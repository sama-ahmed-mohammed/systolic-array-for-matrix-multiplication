==> flow/design.v <==
module pipe_reg #(parameter DATAWIDTH = 16) (
    input wire clk,
    input wire rst_n,
    input wire valid_in,
    input wire [DATAWIDTH-1:0] in,
    output reg [DATAWIDTH-1:0] out
);
    always_ff @(posedge clk or negedge rst_n) begin
        if (!rst_n)
            out <= 0;
        else if (valid_in)
            out <= in;
    end
endmodule 
Reports on pipe_reg. The steps from the RTL of pipe_reg to its reports follow in flow order. Lines are those of the file above, counted from 1. Operators carry their Yosys type and port widths (W data, S select, Z words). Cell names lack the library's common part. A cell with n/a has no value.

Top: pipe_reg. Clock port: clk. Library: sky130hd. Corner: tt_025C_1v80.

Word-level counts. Yosys after proc, flatten, opt, wreduce and memory -nomap, before mapping. Enables and synchronous resets that opt folds into registers are not counted as muxes. Memory bits, and registers merged into a memory's read port (data or address), are not among the register bits. Print and check cells are not counted. Equal cells are merged and count once.

For register bits after elaboration the number is 16. The figure for latch bits is 0. Under memory bits (writable) stands 0. Under memory bits (read-only) stands 0. Word width x clocked read ports: 0. Memories kept: 0.

Under add/sub/neg operators stands 0. Under multiply operators stands 0. Under divide/modulo/power cells stands 0. For $lt $le $gt $ge the number is 0. Under eq/ne operators stands 0. Shifts and indexed selects: 0. Mux-type cells: 0. The figure for bitwise gates (word level) is 0. The entry for reduce/logical cells reads 0.

Depth. Yosys ltp: most cells in a row. Word level: on the elaborated netlist, between registers, memories and ports. Mapped: between sequential cells and ports; inverters and the memories' decode and read muxes count.

The figure for depth after elaboration is 0. For ABC_AREA the number is 0. The entry for depth in mapped cells reads 3.

Mapped cells and area. Source: synth_stat.txt of the flow (Yosys; design flattened, memories mapped). It holds for the ABC_AREA given above (unset counts as 0); a run with the other value may have another netlist.

Cell types (number): dfrtp_1 (16); mux2_4 (10); mux2_2 (6); buf_12 (1); buf_6 (1).

Cells in the netlist: 34. The entry for synthesis area reads 649.4 um^2. Under flip-flops stands 16. The figure for buffers is 2.

Worst setup path after synthesis. OpenSTA on the mapped netlist: ideal clock, no wires. The path of least setup slack (recovery checks aside). Input and output delay are each 20% of the period. Register names are those of the netlist, which keeps one name where synthesis merged equal registers.

Path type: input to register. From: input port valid_in. To: register out[10]. The figure for clock period is 825 ps. Setup time: 125 ps. For launch time at the first pin the number is 165 ps. The figure for arrival time is 701 ps. Required time: 700 ps. Path slack: -2 ps. The entry for delay of the path reads 661 ps. The figure for stages is 3. Under buffers on the path stands 2. The entry for synthesis period reached reads 827 ps.

"delay of the path" = arrival - input delay + setup time. "stages" counts driving pins, that of a launching flip-flop among them; a cell with two outputs on the path counts twice. "synthesis period reached" = period - worst setup slack (recovery checks aside). The figure is calculated, with input and output delays left at 20% of the set period.

Cells stage by stage: buf_6 buf_12 mux2_4. The figure for length of the longest elaborated chain is 0.

Ends and longest elaborated chain, post-synthesis: from (decl) (RTL line 4) `input wire valid_in,`; to (assign) (RTL line 10) `out <= 0;`; to (assign) (RTL line 12) `out <= in;`; to (decl) (RTL line 6) `output reg [DATAWIDTH-1:0] out`.

Timing after layout. Path of least setup slack in the final report of run A (OpenROAD, finished layout, wires in). Where an end is a register, its clock arrival counts in the times. The report prints the path's times to 10 ps; the period is as set.

Path type: register to output. From: register out[8]. To: output port out[8]. The figure for clock period is 1010 ps. The entry for output delay reads 200 ps. For launch time at the first pin the number is 270 ps. The figure for arrival time is 810 ps. Required time: 810 ps. Path slack: 0 ps. The figure for stages is 2. Under buffers on the path stands 1.

Cells stage by stage: dfrtp_1 buf_2. The figure for length of the longest elaborated chain is 0.

Ends and longest elaborated chain, post-layout: from (decl) (RTL line 6) `output reg [DATAWIDTH-1:0] out`; from (assign) (RTL line 10) `out <= 0;`; from (assign) (RTL line 12) `out <= in;`; to (decl) (RTL line 6).

## Implementation results

Below are 2 stored runs of the flow (Yosys, OpenROAD; platform sky130hd) on pipe_reg, each with its settings and what was measured, unordered. Constraints: input delay and output delay 20% of the set period each, output load 0.01 pF. "period achieved" = clock period - worst setup slack. The figure is calculated, with input and output delays left at 20% of the set period. "time of the worst setup path" means the part of the period allowed to the worst setup path (the constraints hold back 20% at inputs and 20% at outputs) less its slack; where the path has registers, the arrival times of their clocks count too. "total power after layout": no workload was simulated; the value follows from the tool's default switching activity. "time of the worst setup path" is known to 10 ps.

Files of run A:
==> flow/run.sh <==
#!/bin/bash
# the make line also repeats the synthesis and layout settings of config.mk as NAME=value (left out here)
make -C /OpenROAD-flow-scripts/flow DESIGN_CONFIG=/design/flow/config.mk WORK_HOME=/design/flow/orfs CLKGATE_MAP_FILE= finish
==> flow/config.mk <==
export PLATFORM = sky130hd
export DESIGN_NAME = pipe_reg
export DESIGN_NICKNAME = pipe_reg
export VERILOG_FILES = /design/flow/design.v
export SDC_FILE = /design/flow/constraint.sdc
export NUM_CORES = 4
export LEC_CHECK = 0
export CAP_MARGIN = 20
export CORE_MARGIN = 2
export CORE_UTILIZATION = 40
export SLEW_MARGIN = 20
==> flow/constraint.sdc <==
create_clock -name core_clock -period 1.01 [get_ports {clk}]
set_input_delay 0.2020 -clock core_clock [delete_from_list [all_inputs] [get_ports {clk}]]
set_output_delay 0.2020 -clock core_clock [all_outputs]
set_load 0.01 [all_outputs]

Results of run A. For the post-route utilization the run shows 72.1 %. The time of the worst setup path reads 810 ps. Worst setup path type: register to output. For the period achieved the run shows 1009 ps. The lowest setup slack comes to 1 ps. The total power after layout comes to 1.443 mW. For the total negative setup slack the run shows 0 ps. The standard-cell area of the final layout reads 1086.0 um^2. The full die area comes to 1961.6 um^2. The measured mapped cell area after synthesis is 649.4 um^2.

Files of run B:
==> flow/run.sh <==
#!/bin/bash
# the make line also repeats the synthesis and layout settings of config.mk as NAME=value (left out here)
make -C /OpenROAD-flow-scripts/flow DESIGN_CONFIG=/design/flow/config.mk WORK_HOME=/design/flow/orfs CLKGATE_MAP_FILE= finish
==> flow/config.mk <==
export PLATFORM = sky130hd
export DESIGN_NAME = pipe_reg
export DESIGN_NICKNAME = pipe_reg
export VERILOG_FILES = /design/flow/design.v
export SDC_FILE = /design/flow/constraint.sdc
export NUM_CORES = 4
export LEC_CHECK = 0
export CAP_MARGIN = 20
export CELL_PAD_IN_SITES_GLOBAL_PLACEMENT = 0
export CORE_MARGIN = 2
export CORE_UTILIZATION = 63
export PLACE_DENSITY = 0.67
export SLEW_MARGIN = 20
==> flow/constraint.sdc <==
create_clock -name core_clock -period 1.46 [get_ports {clk}]
set_input_delay 0.2920 -clock core_clock [delete_from_list [all_inputs] [get_ports {clk}]]
set_output_delay 0.2920 -clock core_clock [all_outputs]
set_load 0.01 [all_outputs]

Outcome of run B: incomplete, placement halted on GPL-0301.
