==> flow/design.v <==
module pe #(parameter DATAWIDTH = 16) (
    input wire clk,
    input wire rst_n,
    input wire valid_in,
    input wire [DATAWIDTH-1:0] a_in,
    input wire [DATAWIDTH-1:0] b_in,
    output reg valid_out,
    output reg [DATAWIDTH-1:0] a_out,
    output reg [DATAWIDTH-1:0] b_out,
    output reg [2*DATAWIDTH-1:0] c_out
);
    always @(posedge clk or negedge rst_n) begin
        if (!rst_n) begin
            a_out <= 0;
            b_out <= 0;
            c_out <= 0;
            valid_out <=0;
        end 
        else if (valid_in) begin
            a_out <= a_in;
            b_out <= b_in;
            c_out <= c_out + a_in*b_in;
            valid_out <= 1;
        end
        else if(!valid_in) valid_out <=0;  
    end
endmodule
* Tool chain data of pe *
What the tools print for pe, step after step.
Lines are those of the file above, counted from 1.
A cell with - has no value.

inputs
  top = pe
  clock input = clk
  library = sky130hd
  corner = tt_025C_1v80

* Word-level counts *
Source: Yosys, flattened and elaborated, memories not mapped. Widths are those after wreduce; folded enables and synchronous resets count as part of the registers. Registers that Yosys merges into a memory's read port (data or address) are not register bits. Print and check cells do not count. Equal cells are merged and count once.

storage and ports
  output and inout bits = 65
  register bits after elaboration = 65

cells by class
  mux-type cells = 1
  multipliers = 1
  add/sub/neg operators = 1

operators by type and width
  cell                          number
  multiplier 16 x 16 -> 32 bit  1
  adder 32 bit                  1
  2-to-1 mux 1 bit              1

* Logic depth *
Longest topological path by Yosys (ltp), each cell counted once; first at word level (registers and memories cut), then after technology mapping (sequential cells cut; the memories' decode and read muxes count).

depth
  word-level depth = 2
  ABC_AREA = 0
  mapped depth = 24

* Mapped cells and area *
Yosys stat after the flow's synthesis: flattened, memories mapped to cells. It holds for the ABC_AREA given above (unset counts as 0); a run with the other value may have another netlist.
Totals and module areas in this step are rounded.

synthesis totals
  cell area after synthesis = 11900 sq um
  buffer cells = 51
  flip-flop cells = 65
  cells in the netlist = 1284

cells by type
  cell                       number  total area (sq um)
  sky130_fd_sc_hd__fa_1      225     4504.32
  sky130_fd_sc_hd__dfrtp_1   65      1626.56
  sky130_fd_sc_hd__ha_1      99      1.24E+03
  sky130_fd_sc_hd__inv_1     326     1.22E+03
  sky130_fd_sc_hd__and2_1    118     738.208
  sky130_fd_sc_hd__nand2_1   176     660.634
  sky130_fd_sc_hd__mux2_2    44      495.475
  sky130_fd_sc_hd__clkbuf_1  45      168.912
  sky130_fd_sc_hd__a21oi_1   31      155.149
  sky130_fd_sc_hd__xnor2_1   16      140.134
  sky130_fd_sc_hd__o21ai_0   23      115.11
  sky130_fd_sc_hd__nor2_1    22      82.579
  sky130_fd_sc_hd__xor2_1    9       78.826
  sky130_fd_sc_hd__a21o_1    8       60.058
  sky130_fd_sc_hd__mux2i_1   5       50.048
  sky130_fd_sc_hd__nand4_1   8       50.048
  sky130_fd_sc_hd__o31ai_2   3       37.536
  sky130_fd_sc_hd__nand2b_1  4       25.024

Not listed: further types 33, cells in them 57.

* Worst setup path after synthesis *
OpenSTA on the mapped netlist: ideal clock, no wires. The path of least setup slack (recovery checks aside). Input and output delay are each 20% of the period. Register names are those of the netlist, which keeps one name where synthesis merged equal registers.

path post-synthesis
  path kind = input port to flip-flop
  start = in b_in[9]
  end = reg c_out[24]
  path buffers = 3
  path slack = 0.941 ns
  arrival time = 6.744 ns
  stages on the path = 22
  time at the first pin = 1.562 ns
  input delay = 1.562 ns
  period = 7.81 ns
  delay of the path = 5.307 ns
  period reached after synthesis = 6.869 ns

"delay of the path" = arrival - input delay + setup time.
"stages on the path" counts driving pins, that of a launching flip-flop among them; a cell with two outputs on the path counts twice.
"period reached after synthesis" is the clock period less the worst setup slack; recovery checks do not enter. This is arithmetic on one report: input and output delays are still those of the set period (20% each).
Between the ends stands the longest chain of elaborated cells between them, by number of cells; it is not shown to be the way that was timed. Of several equally long chains one is given.
A line is the first line of the expression or statement that the cell stems from. Yosys adds cells for indexed reads and writes and turns some case tables into memories.

between the ends, post-synthesis
  path through = sky130_fd_sc_hd__clkbuf_1 -> sky130_fd_sc_hd__clkbuf_1 -> sky130_fd_sc_hd__nand2_1 -> sky130_fd_sc_hd__fa_1 -> sky130_fd_sc_hd__inv_1 -> sky130_fd_sc_hd__fa_1 -> sky130_fd_sc_hd__fa_1 -> sky130_fd_sc_hd__fa_1 -> sky130_fd_sc_hd__fa_1 -> sky130_fd_sc_hd__inv_1 -> sky130_fd_sc_hd__fa_1 -> sky130_fd_sc_hd__inv_1 -> sky130_fd_sc_hd__ha_1 -> sky130_fd_sc_hd__buf_2 -> sky130_fd_sc_hd__a21oi_1 -> sky130_fd_sc_hd__o21ai_2 -> sky130_fd_sc_hd__a31oi_1 -> sky130_fd_sc_hd__nor2_1 -> sky130_fd_sc_hd__nor2_1 -> sky130_fd_sc_hd__o31ai_2 -> sky130_fd_sc_hd__xor2_1 -> sky130_fd_sc_hd__mux2_4
  cells in the longest elaborated chain = 2
  elaborated cells on any way between the ends = 2
  RTL lines with such cells = 1

ends and longest elaborated chain, post-synthesis
  item                          line  source
  start, declared               6     input wire [DATAWIDTH-1:0] b_in,
  multiplier 16 x 16 -> 32 bit  22    c_out <= c_out + a_in*b_in;
  adder 32 bit                  22
  end, assigned                 16    c_out <= 0;
  end, assigned                 22
  end, declared                 10    output reg [2*DATAWIDTH-1:0] c_out

* Timing after layout *
From the final timing report of entry A: the path of least setup slack in the routed layout; clock arrival at registers is part of the times.

path after layout
  path kind = input port to flip-flop
  start = in a_in[7]
  end = reg c_out[31]
  stages on the path = 24
  path slack = -1.71 ns
  input delay = 0.88 ns
  period = 4.41 ns
  time at the first pin = 0.88 ns
  arrival time = 6.38 ns
  path buffers = 3

Between the ends stands the longest chain of elaborated cells between them, by number of cells; it is not shown to be the way that was timed. Of several equally long chains one is given.

between the ends, after layout
  path through = sky130_fd_sc_hd__buf_12 -> sky130_fd_sc_hd__clkbuf_16 -> sky130_fd_sc_hd__nand2_4 -> sky130_fd_sc_hd__fa_1 -> sky130_fd_sc_hd__inv_1 -> sky130_fd_sc_hd__fa_1 -> sky130_fd_sc_hd__inv_1 -> sky130_fd_sc_hd__fa_1 -> sky130_fd_sc_hd__inv_2 -> sky130_fd_sc_hd__fa_1 -> sky130_fd_sc_hd__fa_1 -> sky130_fd_sc_hd__inv_1 -> sky130_fd_sc_hd__fa_1 -> sky130_fd_sc_hd__inv_2 -> sky130_fd_sc_hd__ha_4 -> sky130_fd_sc_hd__a21oi_4 -> sky130_fd_sc_hd__o21ai_2 -> sky130_fd_sc_hd__o211ai_1 -> sky130_fd_sc_hd__nand2_1 -> sky130_fd_sc_hd__o41a_1 -> sky130_fd_sc_hd__buf_6 -> sky130_fd_sc_hd__mux2i_2 -> sky130_fd_sc_hd__a21oi_2 -> sky130_fd_sc_hd__xnor2_1
  cells in the longest elaborated chain = 2
  elaborated cells on any way between the ends = 2
  RTL lines with such cells = 1

ends and longest elaborated chain, after layout
  item                          line  source
  start, declared               5     input wire [DATAWIDTH-1:0] a_in,
  multiplier 16 x 16 -> 32 bit  22    c_out <= c_out + a_in*b_in;
  adder 32 bit                  22
  end, assigned                 16    c_out <= 0;
  end, assigned                 22
  end, declared                 10    output reg [2*DATAWIDTH-1:0] c_out

Settings and measured results of 2 stored flow runs for module pe (sky130hd), not sorted in any way. The constraints put input and output delay at 20% of the set period each and load the outputs with 0.01 pF.
Measured values are rounded.

Entry A
==> flow/run.sh <==
#!/bin/bash
# the make line also repeats the synthesis and layout settings of config.mk as NAME=value (left out here)
make -C /OpenROAD-flow-scripts/flow DESIGN_CONFIG=/design/flow/config.mk WORK_HOME=/design/flow/orfs CLKGATE_MAP_FILE= finish
==> flow/config.mk <==
export PLATFORM = sky130hd
export DESIGN_NAME = pe
export DESIGN_NICKNAME = pe
export VERILOG_FILES = /design/flow/design.v
export SDC_FILE = /design/flow/constraint.sdc
export NUM_CORES = 4
export LEC_CHECK = 0
export CAP_MARGIN = 20
export CELL_PAD_IN_SITES_GLOBAL_PLACEMENT = 0
export CORE_ASPECT_RATIO = 1.88
export CORE_MARGIN = 5
export CORE_UTILIZATION = 54
export CTS_CLUSTER_SIZE = 86
export GPL_TIMING_DRIVEN = 0
export SETUP_SLACK_MARGIN = 0.52
export SLEW_MARGIN = 20
==> flow/constraint.sdc <==
create_clock -name core_clock -period 4.41 [get_ports {clk}]
set_input_delay 0.8820 -clock core_clock [delete_from_list [all_inputs] [get_ports {clk}]]
set_output_delay 0.8820 -clock core_clock [all_outputs]
set_load 0.01 [all_outputs]

==> results of entry A <==
chip area after synthesis (Yosys): 11900 sq um
die area: 25300 sq um
standard-cell area of the final layout: 16000 sq um
utilization: 0.736
worst setup slack after layout: -1.71 ns

Entry B
==> flow/run.sh <==
#!/bin/bash
# the make line also repeats the synthesis and layout settings of config.mk as NAME=value (left out here)
make -C /OpenROAD-flow-scripts/flow DESIGN_CONFIG=/design/flow/config.mk WORK_HOME=/design/flow/orfs CLKGATE_MAP_FILE= finish
==> flow/config.mk <==
export PLATFORM = sky130hd
export DESIGN_NAME = pe
export DESIGN_NICKNAME = pe
export VERILOG_FILES = /design/flow/design.v
export SDC_FILE = /design/flow/constraint.sdc
export NUM_CORES = 4
export LEC_CHECK = 0
export CAP_MARGIN = 30
export CORE_ASPECT_RATIO = 0.86
export CORE_MARGIN = 2
export CORE_UTILIZATION = 40
export CTS_CLUSTER_SIZE = 52
export PLACE_DENSITY = 0.85
export SLEW_MARGIN = 25
export TNS_END_PERCENT = 65
==> flow/constraint.sdc <==
create_clock -name core_clock -period 9.36 [get_ports {clk}]
set_input_delay 1.8720 -clock core_clock [delete_from_list [all_inputs] [get_ports {clk}]]
set_output_delay 1.8720 -clock core_clock [all_outputs]
set_load 0.01 [all_outputs]

==> results of entry B <==
chip area after synthesis (Yosys): 11900 sq um
die area: 31200 sq um
standard-cell area of the final layout: 13600 sq um
utilization: 0.464
worst setup slack after layout: 1.35 ns
